==> flow/design.v <==
`timescale 1ns / 1ps
module IF(
    input [1:0] Branch,
    input Init,
    input Halt,
	 input CLK,
    output reg[7:0] PC
    );
	 always @(posedge CLK)
	 begin
		if(Init==1)
			PC = 0;
		else if(Halt==1)
			PC = PC;
		else if(Branch==1)
			PC = PC - 1;
		else if(Branch==2)
			PC = PC + 2;
		else
			PC = PC + 1;
	 end
endmodule
# == Step by step through the tools: IF ==
# What the tools print for IF, step after step.
# Lines are those of the file above, counted from 1.
# Library cell names are shortened.
# A cell with n/a has no value.
# setup
design,IF
clock_port,CLK
library,sky130hd
corner,tt_025C_1v80

# == Word level ==
# Source: Yosys, flattened and elaborated, memories not mapped. Widths are those after wreduce; folded enables and synchronous resets count as part of the registers. Registers that Yosys merges into a memory's read port (data or address) are not register bits. Print and check cells do not count. Equal cells are merged and count once.
# bits
in_bits,5
word_cells,8
regBits,8
# op_classes
mux,2
n_eq,2
n_addsub,3
# ops
op,count
2-to-1 mux 8 bit,2
adder 8 x 1 -> 8 bit (second input constant),1
subtractor 8 x 1 -> 8 bit (second input constant),1
adder 8 x 2 -> 8 bit (second input constant),1
== test 2 x 1 -> 1 bit (second input constant),1
== test 2 bit (second input constant),1

# == Depth ==
# Depth = most cells in a row (Yosys ltp): at word level without a register or memory, in the mapped netlist without a sequential cell, where the memories' decode and read muxes count.
# logic_depth
ltp_word,3
ABC_AREA,1
ltp_mapped,10

# == Synthesis result ==
# The flow's flattened synthesis, as Yosys stat reports it; memories are mapped. The netlist is that of the ABC_AREA named above (0 if unset); the other value can give another one.
# Totals and module areas in this step are rounded.
# types
cell,count
dfxtp_1,8
nand2_1,32
ha_1,5
nor2_1,16
a21oi_1,10
inv_1,11
nand3_1,7
o21ai_0,3
buf_6,1
o21ai_2,1
xor2_1,1
inv_2,2
nand3b_1,1
o211ai_1,1
o21a_1,1
a31oi_1,1
nand2_2,1
or2_0,1
o21ai_1,1
# mapped
yosys_area_mm2,0.000627
ff_cells,8
mapped_cells,104
sequential_area_mm2,0.00016

# == Timing after synthesis ==
# OpenSTA on the mapped netlist: ideal clock, no wires. The path of least setup slack (recovery checks aside). Input and output delay are each 20% of the period. Register names are those of the netlist, which keeps one name where synthesis merged equal registers.
# synth_timing
kind,register to register
start,register PC[2]
end,register PC[3]
path_stages,11
setup_time_ps,113
arrival_ps,1239
required_time_ps,2067
path_buffers,0
tclk_ps,2180
setup_slack_ps,828
path_delay_ps,1352
period_less_setup_slack_ps,1352
# "path_delay_ps" = arrival - input delay + setup time.
# "path_stages": output pins that drive a net of the path, with the launching flip-flop's if there is one; two outputs of one cell count as two.
# "period_less_setup_slack_ps" is the clock period less the worst setup slack; recovery checks do not enter. This is arithmetic on one report: input and output delays are still those of the set period (20% each).
# Between the ends stands the longest chain of elaborated cells between them, by number of cells; it is not shown to be the way that was timed. Of several equally long chains one is given.
# Each line given opens the expression or statement behind the cell; cells for indexed reads and writes are added by Yosys, which also makes memories of some case tables.
# A register here has more assigning lines than the two given.
# synth_via
path_cell_list,dfxtp_1 > inv_2 > ha_1 > nand2_1 > nand2_1 > nand2_1 > nand2_1 > a21oi_1 > nand2_1 > nand2_1 > nor2_1
elab_chain_len,3
# synth_lines
element,line,rtl
"start, declared",7,output reg[7:0] PC
"start, assigned",16,PC = PC - 1;
"start, assigned",18,PC = PC + 2;
adder 8 x 1 -> 8 bit,20,PC = PC + 1;
2-to-1 mux 8 bit,17,else if(Branch==2)
2-to-1 mux 8 bit,15,else if(Branch==1)
"end, assigned",16,
"end, assigned",18,
"end, declared",7,

# == Path in the finished layout ==
# Path of least setup slack in the final report of run A (OpenROAD, finished layout, wires in). Where an end is a register, its clock arrival counts in the times.
# The path's times are printed in steps of 10 ps; the period is the one set.
# layout_timing
kind,input to register
start,input Branch[1]
end,register PC[5]
required_time_ps,1820
tclk_ps,1670
path_buffers,2
input_delay_ps,330
setup_slack_ps,320
arrival_ps,1500
setup_time_ps,110
path_stages,10
# Between the ends stands the longest chain of elaborated cells between them, by number of cells; it is not shown to be the way that was timed. Of several equally long chains one is given.
# A register here has more assigning lines than the two given.
# layout_via
path_cell_list,dlygate4sd2_1 > inv_1 > nand2_2 > buf_4 > nand2_1 > nand2_2 > nor2_4 > nand3_1 > nand2_1 > nor2_1
elab_chain_len,3
# layout_lines
element,line,rtl
"start, declared",3,"input [1:0] Branch,"
== test 2 bit,17,else if(Branch==2)
2-to-1 mux 8 bit,17,
2-to-1 mux 8 bit,15,else if(Branch==1)
"end, assigned",16,PC = PC - 1;
"end, assigned",18,PC = PC + 2;
"end, declared",7,output reg[7:0] PC

Subject: flow runs of IF

Hi,

Measured data: module IF, platform sky130hd, 2 stored runs of the flow under differing settings, order arbitrary. Input and output delays are each 20% of the period that was set; the output load is 0.01 pF.
Results are given in rounded form.

Run A, flow files:
==> flow/run.sh <==
#!/bin/bash
# the make line also repeats the synthesis and layout settings of config.mk as NAME=value (left out here)
make -C /OpenROAD-flow-scripts/flow DESIGN_CONFIG=/design/flow/config.mk WORK_HOME=/design/flow/orfs CLKGATE_MAP_FILE= finish
==> flow/config.mk <==
export PLATFORM = sky130hd
export DESIGN_NAME = IF
export DESIGN_NICKNAME = IF
export VERILOG_FILES = /design/flow/design.v
export SDC_FILE = /design/flow/constraint.sdc
export NUM_CORES = 4
export LEC_CHECK = 0
export ABC_AREA = 1
export CAP_MARGIN = 20
export CORE_ASPECT_RATIO = 1.22
export CORE_MARGIN = 2
export CORE_UTILIZATION = 52
export CTS_CLUSTER_DIAMETER = 364
export CTS_CLUSTER_SIZE = 84
export GPL_ROUTABILITY_DRIVEN = 0
export PLACE_DENSITY = 0.58
export SETUP_SLACK_MARGIN = 0.42
export SLEW_MARGIN = 20
==> flow/constraint.sdc <==
create_clock -name core_clock -period 1.67 [get_ports {CLK}]
set_input_delay 0.3340 -clock core_clock [delete_from_list [all_inputs] [get_ports {CLK}]]
set_output_delay 0.3340 -clock core_clock [all_outputs]
set_load 0.01 [all_outputs]

==> results of run A, as CSV <==
result,value
synth_chip_area_mm2,0.000627
total_die_area_mm2,0.0015
finalCellArea_mm2,0.000971
finalUtil_pct,89.1
setup_ws_ps,323
final_setup_tns_ps,0
holdWs_ps,497

Run B, flow files:
==> flow/run.sh <==
#!/bin/bash
# the make line also repeats the synthesis and layout settings of config.mk as NAME=value (left out here)
make -C /OpenROAD-flow-scripts/flow DESIGN_CONFIG=/design/flow/config.mk WORK_HOME=/design/flow/orfs CLKGATE_MAP_FILE= finish
==> flow/config.mk <==
export PLATFORM = sky130hd
export DESIGN_NAME = IF
export DESIGN_NICKNAME = IF
export VERILOG_FILES = /design/flow/design.v
export SDC_FILE = /design/flow/constraint.sdc
export NUM_CORES = 4
export LEC_CHECK = 0
export CAP_MARGIN = 20
export CELL_PAD_IN_SITES_DETAIL_PLACEMENT = 2
export CORE_MARGIN = 2
export CORE_UTILIZATION = 52
export CTS_CLUSTER_SIZE = 24
export GPL_ROUTABILITY_DRIVEN = 0
export GPL_TIMING_DRIVEN = 0
export MAX_ROUTING_LAYER = met4
export MIN_ROUTING_LAYER = met2
export PLACE_DENSITY_LB_ADDON = 0.14
export SETUP_SLACK_MARGIN = 0.01
export SLEW_MARGIN = 35
export TNS_END_PERCENT = 90
==> flow/constraint.sdc <==
create_clock -name core_clock -period 1.36 [get_ports {CLK}]
set_input_delay 0.2720 -clock core_clock [delete_from_list [all_inputs] [get_ports {CLK}]]
set_output_delay 0.2720 -clock core_clock [all_outputs]
set_load 0.01 [all_outputs]

Run B: did not finish, placement stopped with DPL-0033

Regards
